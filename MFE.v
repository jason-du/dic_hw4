==> flow/design.v <==
`timescale 1ns/10ps
module MFE(clk,reset,busy,ready,iaddr,idata,data_rd,data_wr,addr,wen);
	input				clk;
	input				reset;
	input				ready;	
	input	[7:0]		idata;	
	input	[7:0]		data_rd;
	output	[13:0]		iaddr;
	output reg		    busy;
	output	[ 7:0]		data_wr;
	output	[13:0]		addr;
	output reg			wen;
	reg [1:0] CS;
	reg [1:0] NS;
	localparam IDLE =2'b00;
	localparam STORING=2'b01;
	localparam SORTING=2'b10;
	localparam DONE=2'b11;
	reg       clear_C0;
	reg ready_out;
	wire [13:0]count_C0;
	reg       keep_C0;
	wire [7:0] value_1_1_B0;
	wire [7:0] value_1_2_B0;
	wire [7:0] value_1_3_B0;
	wire [7:0] value_2_1_B0;
	wire [7:0] value_2_2_B0;
	wire [7:0] value_2_3_B0;
	wire [7:0] value_3_1_B0;
	wire [7:0] value_3_2_B0;
	wire [7:0] value_3_3_B0;
counter C0(
	.clk(clk),
	.rst(reset),
	.count(count_C0),
	.clear(clear_C0),
	.keep(keep_C0)
);
reg start_B0;
wire finish_B0;
bubble_sort B0(
	.clk(clk),
	.rst(reset),
	.start(start_B0),
	.value_1_1(value_1_1_B0),
	.value_1_2(value_1_2_B0),
	.value_1_3(value_1_3_B0),
	.value_2_1(value_2_1_B0),
	.value_2_2(value_2_2_B0),
	.value_2_3(value_2_3_B0),
	.value_3_1(value_3_1_B0),
	.value_3_2(value_3_2_B0),
	.value_3_3(value_3_3_B0),
	.value_median(data_wr),
	.finish(finish_B0)
);
reg start_S0;
wire finish_S0;
storing_reg S0(
.clk(clk),
.rst(reset),
.start(start_S0),
.start_addr(count_C0),
.data_in(idata),
.value_1_1(value_1_1_B0),
.value_1_2(value_1_2_B0),
.value_1_3(value_1_3_B0),
.value_2_1(value_2_1_B0),
.value_2_2(value_2_2_B0),
.value_2_3(value_2_3_B0),
.value_3_1(value_3_1_B0),
.value_3_2(value_3_2_B0),
.value_3_3(value_3_3_B0),
.finish(finish_S0),
.addr(iaddr)
);
assign addr=count_C0;
	always@(posedge clk or posedge reset)
	begin
		if(reset)
		begin
			CS<=3'd0;
			ready_out<=1'd0;
		end
		else
		begin
			CS<=NS;
			ready_out<=ready;
		end
	end
	always@(*)
	begin
		case(CS)
			IDLE:
			begin
				if(reset)
				begin
					NS=IDLE;
					busy=1'b0;
					start_S0=1'b0;
					clear_C0=1'b1;
					keep_C0=1'b0;
					busy=1'b0;
				end
				else
				begin
					clear_C0=1'b0;
					keep_C0=1'b1;
					if(ready_out)
					begin
						NS=STORING;
						start_S0=1'b1;
						busy=1'b1;
					end
					else
					begin
						NS=IDLE;
						start_S0=1'b0;
						busy=1'b0;
					end
				end
				wen=1'b0;
				start_B0=1'd0;
			end
			STORING:
			begin
				NS=finish_S0?SORTING:STORING;
				start_S0=1'b1;
				busy=1'b1;
				clear_C0=1'b0;
				keep_C0=1'b1;
				start_B0=1'd0;
				wen=1'b0;
			end
			SORTING:
			begin
				start_S0=1'b0;
				NS=finish_B0?((count_C0==14'b11_1111_1111_1111)?DONE:STORING):SORTING;
				wen=finish_B0?1'b1:1'b0;
				busy=1'b1;
				clear_C0=1'b0;
				keep_C0=finish_B0?1'b0:1'b1;
				start_B0=1'd1;
			end
			DONE:
			begin
				start_S0=1'b0;
				NS=IDLE;
				wen=1'b0;
				busy=1'b0;
				clear_C0=1'b1;
				keep_C0=1'b0;
				start_B0=1'd0;
			end
		endcase
	end
endmodule
module bubble_sort(
	clk,
	rst,
	start,
	value_1_1,
	value_1_2,
	value_1_3,
	value_2_1,
	value_2_2,
	value_2_3,
	value_3_1,
	value_3_2,
	value_3_3,
	value_median,
	finish
);
	input clk;
	input rst;
	input [7:0] value_1_1;
	input [7:0] value_1_2;
	input [7:0] value_1_3;
	input [7:0] value_2_1;
	input [7:0] value_2_2;
	input [7:0] value_2_3;
	input [7:0] value_3_1;
	input [7:0] value_3_2;
	input [7:0] value_3_3;
	input start;
	reg [7:0] value_1_1_out;
	reg [7:0] value_1_2_out;
	reg [7:0] value_1_3_out;
	reg [7:0] value_2_1_out;
	reg [7:0] value_2_2_out;
	reg [7:0] value_2_3_out;
	reg [7:0] value_3_1_out;
	reg [7:0] value_3_2_out;
	reg [7:0] value_3_3_out;
	reg [7:0] value_1_1_out2;
	reg [7:0] value_1_2_out2;
	reg [7:0] value_1_3_out2;
	reg [7:0] value_2_1_out2;
	reg [7:0] value_2_2_out2;
	reg [7:0] value_2_3_out2;
	reg [7:0] value_3_1_out2;
	reg [7:0] value_3_2_out2;
	reg [7:0] value_3_3_out2;
	output [7:0] value_median;
	output reg finish;
	reg [8:0] count;
	always@(posedge clk or posedge rst)
	begin
		if(rst)
		begin
			 value_1_1_out<=8'd0;
			 value_1_2_out<=8'd0;
			 value_1_3_out<=8'd0;
			 value_2_1_out<=8'd0;
			 value_2_2_out<=8'd0;
			 value_2_3_out<=8'd0;
			 value_3_1_out<=8'd0;
			 value_3_2_out<=8'd0;
			 value_3_3_out<=8'd0;
			 value_1_1_out2<=8'd0;
			 value_1_2_out2<=8'd0;
			 value_1_3_out2<=8'd0;
			 value_2_1_out2<=8'd0;
			 value_2_2_out2<=8'd0;
			 value_2_3_out2<=8'd0;
			 value_3_1_out2<=8'd0;
			 value_3_2_out2<=8'd0;
			 value_3_3_out2<=8'd0;
			 count<=9'd0;
			 finish<=1'b0;
		end
		else
		begin
			if(!start)
			begin
				 value_1_1_out<=(value_1_1>=value_1_2)?value_1_1:value_1_2;
				 value_1_2_out<=(value_1_1>=value_1_2)?value_1_2:value_1_1;
				 value_1_3_out<=(value_1_3>=value_2_1)?value_1_3:value_2_1;
				 value_2_1_out<=(value_1_3>=value_2_1)?value_2_1:value_1_3;
				 value_2_2_out<=(value_2_2>=value_2_3)?value_2_2:value_2_3;
				 value_2_3_out<=(value_2_2>=value_2_3)?value_2_3:value_2_2;
				 value_3_1_out<=(value_3_1>=value_3_2)?value_3_1:value_3_2;
				 value_3_2_out<=(value_3_1>=value_3_2)?value_3_2:value_3_1;
				 value_3_3_out<=value_3_3;
				 count<=9'd1;
				 finish<=1'd0;
			end
			else
			begin
				 value_1_1_out<=(value_1_1_out2>=value_1_2_out2)?value_1_1_out2:value_1_2_out2;
				 value_1_2_out<=(value_1_1_out2>=value_1_2_out2)?value_1_2_out2:value_1_1_out2;
				 value_1_3_out<=(value_1_3_out2>=value_2_1_out2)?value_1_3_out2:value_2_1_out2;
				 value_2_1_out<=(value_1_3_out2>=value_2_1_out2)?value_2_1_out2:value_1_3_out2;
				 value_2_2_out<=(value_2_2_out2>=value_2_3_out2)?value_2_2_out2:value_2_3_out2;
				 value_2_3_out<=(value_2_2_out2>=value_2_3_out2)?value_2_3_out2:value_2_2_out2;
				 value_3_1_out<=(value_3_1_out2>=value_3_2_out2)?value_3_1_out2:value_3_2_out2;
				 value_3_2_out<=(value_3_1_out2>=value_3_2_out2)?value_3_2_out2:value_3_1_out2;
				 value_3_3_out<=value_3_3_out2;
				 count<=count<<1;
				 finish<=(count[8]==1)?1'b1:1'b0;
			end
			 value_1_1_out2<=value_1_1_out;
			 value_1_2_out2<=(value_1_2_out>=value_1_3_out)?value_1_2_out:value_1_3_out;
			 value_1_3_out2<=(value_1_2_out>=value_1_3_out)?value_1_3_out:value_1_2_out;
			 value_2_1_out2<=(value_2_1_out>=value_2_2_out)?value_2_1_out:value_2_2_out;
			 value_2_2_out2<=(value_2_1_out>=value_2_2_out)?value_2_2_out:value_2_1_out;
			 value_2_3_out2<=(value_2_3_out>=value_3_1_out)?value_2_3_out:value_3_1_out;
			 value_3_1_out2<=(value_2_3_out>=value_3_1_out)?value_3_1_out:value_2_3_out;
			 value_3_2_out2<=(value_3_2_out>=value_3_3_out)?value_3_2_out:value_3_3_out;
			 value_3_3_out2<=(value_3_2_out>=value_3_3_out)?value_3_3_out:value_3_2_out;
		end
	end
	assign value_median=value_2_2_out2;
	endmodule
module counter(
	clk,
	rst,
	count,
	clear,
	keep
);
	input               clk;
	input               rst;
	input               keep;
	input               clear;
	output reg        [13:0]   count;
	reg        [13:0]   count_in;
	always@(posedge clk or posedge rst)
	begin
		if(rst)
		begin
			count<=14'd0;
		end
		else
		begin
			count<=count_in;
		end
	end
	always@(*)
	begin
		if(clear)
		begin
			count_in=14'd0;
		end
		else if(keep)
		begin
			count_in=count;
		end
		else
		begin
			count_in=count+14'd1;
		end
	end
endmodule
module storing_reg(
clk,
rst,
start,
start_addr,
data_in,
value_1_1,
value_1_2,
value_1_3,
value_2_1,
value_2_2,
value_2_3,
value_3_1,
value_3_2,
value_3_3,
finish,
addr
);
input clk;
input rst;
input start;
input  [13:0] start_addr;
input  [7:0] data_in;
output [7:0] value_1_1;
output [7:0] value_1_2;
output [7:0] value_1_3;
output [7:0] value_2_1;
output [7:0] value_2_2;
output [7:0] value_2_3;
output [7:0] value_3_1;
output [7:0] value_3_2;
output [7:0] value_3_3;
output finish;
output [13:0] addr;
wire [7:0] row_1;
wire [7:0] col_1;
wire [7:0] row_2;
wire [7:0] col_2;
wire [7:0] row_3;
wire [7:0] col_3;
wire [15:0] get_1_1_addr;
wire [15:0] get_1_2_addr;
wire [15:0] get_1_3_addr;
wire [15:0] get_2_1_addr;
wire [15:0] get_2_2_addr;
wire [15:0] get_2_3_addr;
wire [15:0] get_3_1_addr;
wire [15:0] get_3_2_addr;
wire [15:0] get_3_3_addr;
reg [7:0] localreg_in [8:0];
reg [7:0] localreg_out [8:0];
reg [7:0] col_;
reg [7:0] row_;
reg [3:0] CS;
reg [3:0] NS;
reg [13:0] start_addr_out;
integer i;
always@(posedge clk or posedge rst)
begin
	if(rst)
	begin
		for(i=0;i<9;i=i+1)
		begin
			localreg_out[i]<=8'd0;
		end
			start_addr_out<=14'd0;
	end
	else
	begin
		for(i=0;i<9;i=i+1)
		begin
			localreg_out[i]<=localreg_in[i];
			start_addr_out<=start_addr;
		end
	end
end
always@(posedge clk or posedge rst)
begin
	if(rst)
	begin
		CS<=4'd0;
	end
	else
	begin
		CS<=NS;
	end
end
localparam IDLE   =4'b0000;
localparam POINT_1=4'b0001;
localparam POINT_2=4'b0010;
localparam POINT_3=4'b0011;
localparam POINT_4=4'b0100;
localparam POINT_5=4'b0101;
localparam POINT_6=4'b0110;
localparam POINT_7=4'b0111;
localparam POINT_8=4'b1000;
localparam POINT_9=4'b1001;
localparam LAST   =4'b1010;
assign row_1={1'b0,start_addr_out[13:7]};
assign col_1={1'b0,start_addr_out[6:0]};
assign row_2={1'b0,start_addr_out[13:7]}+8'd1;
assign col_2={1'b0,start_addr_out[6:0]}+8'd1;
assign row_3={1'b0,start_addr_out[13:7]}+8'd2;
assign col_3={1'b0,start_addr_out[6:0]}+8'd2;
assign get_1_1_addr={row_1,col_1};
assign get_1_2_addr={row_1,col_2};
assign get_1_3_addr={row_1,col_3};
assign get_2_1_addr={row_2,col_1};
assign get_2_2_addr={row_2,col_2};
assign get_2_3_addr={row_2,col_3};
assign get_3_1_addr={row_3,col_1};
assign get_3_2_addr={row_3,col_2};
assign get_3_3_addr={row_3,col_3};
assign addr={row_[6:0],col_[6:0]};
assign finish=(CS==LAST)?1'b1:1'b0;
always@(*)
begin
	for(i=0;i<8;i=i+1)
	begin
		localreg_in[i+1]=localreg_out[i];
	end
	case(CS)
		IDLE:
		begin
			NS  =start?POINT_1:IDLE;
			row_=8'd0;
			col_=8'd0;
			localreg_in[0]=8'd0;
		end
		POINT_1:
		begin
			NS=POINT_2;
			row_=get_1_1_addr[15:8]-8'd1;
			col_=get_1_1_addr[7:0]-8'd1;
			localreg_in[0]=(get_1_1_addr[7:0]==8'd0||get_1_1_addr[15:8]==8'd0||get_1_1_addr[7:0]==8'd129||get_1_1_addr[15:8]==8'd129)?8'd0:data_in;
		end
		POINT_2:
		begin
			NS=POINT_3;
			row_=get_1_2_addr[15:8]-8'd1;
			col_=get_1_2_addr[7:0]-8'd1;
			localreg_in[0]=(get_1_2_addr[7:0]==8'd0||get_1_2_addr[15:8]==8'd0||get_1_2_addr[7:0]==8'd129||get_1_2_addr[15:8]==8'd129)?8'd0:data_in;
		end
		POINT_3:
		begin
			NS=POINT_4;
			row_=get_1_3_addr[15:8]-8'd1;
			col_=get_1_3_addr[7:0]-8'd1;
			localreg_in[0]=(get_1_3_addr[7:0]==8'd0||get_1_3_addr[15:8]==8'd0||get_1_3_addr[7:0]==8'd129||get_1_3_addr[15:8]==8'd129)?8'd0:data_in;
		end
		POINT_4:
		begin
			NS=POINT_5;
			row_=get_2_1_addr[15:8]-8'd1;
			col_=get_2_1_addr[7:0]-8'd1;
			localreg_in[0]=(get_2_1_addr[7:0]==8'd0||get_2_1_addr[15:8]==8'd0||get_2_1_addr[7:0]==8'd129||get_2_1_addr[15:8]==8'd129)?8'd0:data_in;
		end
		POINT_5:
		begin
			NS=POINT_6;
			row_=get_2_2_addr[15:8]-8'd1;
			col_=get_2_2_addr[7:0]-8'd1;
			localreg_in[0]=(get_2_2_addr[7:0]==8'd0||get_2_2_addr[15:8]==8'd0||get_2_2_addr[7:0]==8'd129||get_2_2_addr[15:8]==8'd129)?8'd0:data_in;
		end
		POINT_6:
		begin
			NS=POINT_7;
			row_=get_2_3_addr[15:8]-8'd1;
			col_=get_2_3_addr[7:0]-8'd1;
			localreg_in[0]=(get_2_3_addr[7:0]==8'd0||get_2_3_addr[15:8]==8'd0||get_2_3_addr[7:0]==8'd129||get_2_3_addr[15:8]==8'd129)?8'd0:data_in;
		end
		POINT_7:
		begin
			NS=POINT_8;
			row_=get_3_1_addr[15:8]-8'd1;
			col_=get_3_1_addr[7:0]-8'd1;
			localreg_in[0]=(get_3_1_addr[7:0]==8'd0||get_3_1_addr[15:8]==8'd0||get_3_1_addr[7:0]==8'd129||get_3_1_addr[15:8]==8'd129)?8'd0:data_in;
		end
		POINT_8:
		begin
			NS=POINT_9;
			row_=get_3_2_addr[15:8]-8'd1;
			col_=get_3_2_addr[7:0]-8'd1;
			localreg_in[0]=(get_3_2_addr[7:0]==8'd0||get_3_2_addr[15:8]==8'd0||get_3_2_addr[7:0]==8'd129||get_3_2_addr[15:8]==8'd129)?8'd0:data_in;
		end
		POINT_9:
		begin
			NS=LAST;
			row_=get_3_3_addr[15:8]-8'd1;
			col_=get_3_3_addr[7:0]-8'd1;
			localreg_in[0]=(get_3_3_addr[7:0]==8'd0||get_3_3_addr[15:8]==8'd0||get_3_3_addr[7:0]==8'd129||get_3_3_addr[15:8]==8'd129)?8'd0:data_in;
		end
		LAST:
		begin
			NS=IDLE;
			row_=8'd0;
			col_=8'd0;
			localreg_in[0]=localreg_out[8];
		end
		default
		begin
			NS=IDLE;
			row_=8'd0;
			col_=8'd0;
			localreg_in[0]=8'd0;
		end
	endcase
end
assign value_1_1=localreg_out[0];
assign value_1_2=localreg_out[1];
assign value_1_3=localreg_out[2];
assign value_2_1=localreg_out[3];
assign value_2_2=localreg_out[4];
assign value_2_3=localreg_out[5];
assign value_3_1=localreg_out[6];
assign value_3_2=localreg_out[7];
assign value_3_3=localreg_out[8];
endmodule 
Reports on MFE
What the tools print for MFE, step after step.
Lines are those of the file above, counted from 1.
Operators carry their Yosys type and port widths (W data, S select, Z words).
{"block": "setup", "design": "MFE", "clock": "clk", "library": "sky130hd", "corner": "tt_025C_1v80"}

After elaboration
Yosys after proc, flatten, opt, wreduce and memory -nomap, before mapping. Print and check cells are not counted.
{"block": "op_classes", "reduce_logical": 38, "compare": 12, "equal": 19, "n_addsub": 11, "mux": 71}
{"block": "op_table", "op": "$mux W8", "n": 42}
{"block": "op_table", "op": "$ge A8 B8 Y1", "n": 12}
{"block": "op_table", "op": "$pmux W8 S10", "n": 1}
{"block": "op_table", "op": "$logic_not A8 Y1", "n": 6}
{"block": "op_table", "op": "$sub A7 B1 Y7 const B", "n": 6}
{"block": "op_table", "op": "$pmux W7 S3", "n": 2}
{"block": "op_table", "op": "$pmux W4 S10", "n": 1}
{"block": "op_table", "op": "$eq A8 B8 Y1 const B", "n": 4}
{"block": "op_table", "op": "$mux W14", "n": 2}
{"block": "op_table", "op": "$logic_or A1 B1 Y1", "n": 21}
{"block": "op_table", "op": "$reduce_or A3 Y1", "n": 7}
{"block": "op_table", "op": "$eq A4 B3 Y1 const B", "n": 4}
{"block": "op_table", "op": "$add A7 B1 Y8 const B", "n": 2}
{"block": "op_table", "op": "$add A7 B2 Y8 const B", "n": 2}
{"block": "op_table", "op": "$add A14 B1 Y14 const B", "n": 1}
{"block": "op_table", "op": "$eq A14 B14 Y1 const B", "n": 1}
{"block": "op_table", "op": "$eq A4 B4 Y1 const B", "n": 3}
{"block": "op_table", "op": "$mux W1", "n": 12}
{"block": "op_table", "op": "$mux W9", "n": 1}
{"block": "op_table", "op": "$pmux W1 S3", "n": 3}
{"block": "op_table", "op": "$eq A4 B2 Y1 const B", "n": 2}
{"block": "op_table", "op": "$pmux W2 S4", "n": 1}
{"block": "op_table", "op": "$mux W2", "n": 3}
{"block": "op_table", "op": "$eq A2 B2 Y1 const B", "n": 2}
{"block": "op_table", "op": "$reduce_or A2 Y1", "n": 2}
{"block": "op_table", "op": "$eq A4 B1 Y1 const B", "n": 1}
{"block": "op_table", "op": "$logic_not A4 Y1", "n": 1}
{"block": "op_table", "op": "$pmux W1 S4", "n": 1}
Other operator kinds: 4; their cells: 5.
{"block": "bits", "regBits": 261}

Logic depth
Yosys ltp: most cells in a row. Word level: on the elaborated netlist, between registers, memories and ports. Mapped: between sequential cells and ports; inverters and the memories' decode and read muxes count.
{"block": "depth", "word_depth": 7, "abc_area": 0, "ltp_mapped": 11, "ltp_nobuf": 9}

After synthesis
Source: synth_stat.txt of the flow (Yosys; design flattened, memories mapped). It holds for the ABC_AREA given above (unset counts as 0); a run with the other value may have another netlist.
The area totals of this step are shown rounded.
{"block": "synth_totals", "ff_cells": 270, "seq_area_um2": 6760, "cell_count": 1173, "mapped_area_um2": 13700}
{"block": "by_type", "cell": "sky130_fd_sc_hd__dfrtp_1", "n": 268, "type_area_um2": 6.71E+03}
{"block": "by_type", "cell": "sky130_fd_sc_hd__mux2i_1", "n": 198, "type_area_um2": 1.98E+03}
{"block": "by_type", "cell": "sky130_fd_sc_hd__ha_1", "n": 109, "type_area_um2": 1.36E+03}
{"block": "by_type", "cell": "sky130_fd_sc_hd__mux2_2", "n": 65, "type_area_um2": 731.952}
{"block": "by_type", "cell": "sky130_fd_sc_hd__inv_1", "n": 108, "type_area_um2": 405.389}
{"block": "by_type", "cell": "sky130_fd_sc_hd__nand2_1", "n": 53, "type_area_um2": 198.941}
{"block": "by_type", "cell": "sky130_fd_sc_hd__nor2_1", "n": 51, "type_area_um2": 191.434}
{"block": "by_type", "cell": "sky130_fd_sc_hd__a21oi_1", "n": 38, "type_area_um2": 190.182}
{"block": "by_type", "cell": "sky130_fd_sc_hd__a21o_1", "n": 18, "type_area_um2": 135.13}
{"block": "by_type", "cell": "sky130_fd_sc_hd__o21ai_0", "n": 27, "type_area_um2": 135.13}
{"block": "by_type", "cell": "sky130_fd_sc_hd__xor2_1", "n": 14, "type_area_um2": 122.618}
{"block": "by_type", "cell": "sky130_fd_sc_hd__nand3_1", "n": 21, "type_area_um2": 105.101}
{"block": "by_type", "cell": "sky130_fd_sc_hd__xnor2_1", "n": 12, "type_area_um2": 105.101}
{"block": "by_type", "cell": "sky130_fd_sc_hd__clkbuf_1", "n": 27, "type_area_um2": 101.347}
{"block": "by_type", "cell": "sky130_fd_sc_hd__a22o_1", "n": 10, "type_area_um2": 87.584}
{"block": "by_type", "cell": "sky130_fd_sc_hd__nand2b_1", "n": 14, "type_area_um2": 87.584}
{"block": "by_type", "cell": "sky130_fd_sc_hd__nor3_1", "n": 17, "type_area_um2": 85.082}
{"block": "by_type", "cell": "sky130_fd_sc_hd__or3_1", "n": 11, "type_area_um2": 68.816}
Not listed: further types 38, cells in them 112.
The figures by module come from a second, unflattened synthesis with its own total; it is not the netlist above.
{"block": "hier_totals", "cells_unflattened": 1307, "area_unflattened_um2": 14200}
Each row is one instance without its submodules.
{"block": "by_module", "module": "bubble_sort", "mod_area_um2": 9590, "cells": 923, "n_inst": 1}
{"block": "by_module", "module": "storing_reg", "mod_area_um2": 3680, "cells": 284, "n_inst": 1}
{"block": "by_module", "module": "counter", "mod_area_um2": 701, "cells": 70, "n_inst": 1}
{"block": "by_module", "module": "MFE", "mod_area_um2": 272, "cells": 30, "n_inst": 1}

Path before layout
OpenSTA on the mapped netlist: ideal clock, no wires. The path of least setup slack (recovery checks aside). Input and output delay are each 20% of the period. Register names are those of the netlist, which keeps one name where synthesis merged equal registers.
{"block": "synth_timing", "kind": "in2reg", "startpoint": "input port reset", "endpoint": "register C0.count[0]", "slack_ns": 4.167, "tclk_ns": 13.7, "required_time_ns": 13.627, "arrival_time_ns": 9.461, "driving_pins": 4, "delay_ns": 6.794, "synth_period_reached_ns": 9.533}
"delay_ns" = arrival - input delay + setup time.
"driving_pins" counts driving pins, that of a launching flip-flop among them; a cell with two outputs on the path counts twice.
"synth_period_reached_ns" = period - worst setup slack (recovery checks aside). The figure is calculated, with input and output delays left at 20% of the set period.
The rows between start and end are the longest chain of elaborated cells between them; the timing report does not say that the signal goes this way. Where chains are equally long, one stands for them.
Each line given opens the expression or statement behind the cell; cells for indexed reads and writes are added by Yosys, which also makes memories of some case tables.
{"block": "synth_via", "cell_sequence": "sky130_fd_sc_hd__inv_1 -> sky130_fd_sc_hd__o31ai_1 -> sky130_fd_sc_hd__clkbuf_1 -> sky130_fd_sc_hd__nor2_1", "elab_chain_len": 4}
{"block": "synth_rtl", "element": "start: declaration", "line": 4, "rtl": "input reset;"}
{"block": "synth_rtl", "element": "$mux W1", "line": 96, "rtl": "if(reset)"}
{"block": "synth_rtl", "element": "$pmux W1 S4", "line": 93, "rtl": "case(CS)"}
{"block": "synth_rtl", "element": "$mux W14", "line": 305, "rtl": "else if(keep)"}
{"block": "synth_rtl", "element": "$mux W14", "line": 301, "rtl": "if(clear)"}
{"block": "synth_rtl", "element": "end: assignment", "line": 292, "rtl": "count<=14'd0;"}
{"block": "synth_rtl", "element": "end: assignment", "line": 296, "rtl": "count<=count_in;"}
{"block": "synth_rtl", "element": "end: declaration", "line": 286, "rtl": "output reg [13:0] count;"}

Worst path after layout
Path of least setup slack in the final report of record 2 (OpenROAD, finished layout, wires in). Where an end is a register, its clock arrival counts in the times.
{"block": "layout_timing", "kind": "in2out", "startpoint": "input port reset", "endpoint": "output port busy", "slack_ns": 5.81, "out_delay_ns": 2.46, "required_time_ns": 9.84, "driving_pins": 5, "arrival_time_ns": 4.03, "tclk_ns": 12.3}
The rows between start and end are the longest chain of elaborated cells between them; the timing report does not say that the signal goes this way. Where chains are equally long, one stands for them.
{"block": "layout_via", "cell_sequence": "sky130_fd_sc_hd__clkdlybuf4s50_1 -> sky130_fd_sc_hd__nor2b_1 -> sky130_fd_sc_hd__a31oi_1 -> sky130_fd_sc_hd__nand2_1 -> sky130_fd_sc_hd__clkdlybuf4s50_1", "elab_chain_len": 2}
{"block": "layout_rtl", "element": "start: declaration", "line": 4, "rtl": "input reset;"}
{"block": "layout_rtl", "element": "$mux W1", "line": 96, "rtl": "if(reset)"}
{"block": "layout_rtl", "element": "$pmux W1 S3", "line": 93, "rtl": "case(CS)"}
{"block": "layout_rtl", "element": "end: declaration", "line": 9, "rtl": "output reg busy;"}

Record of 2 stored runs of the RTL-to-layout flow on MFE, platform sky130hd. The runs are unordered. Constraints: input delay and output delay 20% of the set period each, output load 0.01 pF.
"period_less_ws_ns" = clock period - worst setup slack. The figure is calculated, with input and output delays left at 20% of the set period.
Measured values are rounded.

{"run": "record 1", "settings": { "period_ns": 8.86, "CORE_UTILIZATION": 66, "PLACE_DENSITY_LB_ADDON": 0.14, "CORE_ASPECT_RATIO": 0.74, "CORE_MARGIN": 10, "CELL_PAD_IN_SITES_GLOBAL_PLACEMENT": 3, "ABC_AREA": 0, "CTS_CLUSTER_DIAMETER": 364, "CAP_MARGIN": 20, "SLEW_MARGIN": 20 }, "outcome": "did not finish, placement stopped with FLW-0024"}
{"run": "record 2", "settings": { "period_ns": 12.3, "CORE_UTILIZATION": 68, "PLACE_DENSITY": 0.86, "CORE_ASPECT_RATIO": 0.81, "CELL_PAD_IN_SITES_GLOBAL_PLACEMENT": 0, "CTS_CLUSTER_SIZE": 36, "MIN_ROUTING_LAYER": "met1", "CAP_MARGIN": 20, "CORE_MARGIN": 2, "SLEW_MARGIN": 20 }, "results": { "tns_ns": 0.000, "die_um2": 21300, "setup_ws_ns": 5.81, "yosys_chip_area_um2": 13700, "period_less_ws_ns": 6.489, "utilization_pct": 77.7 }}
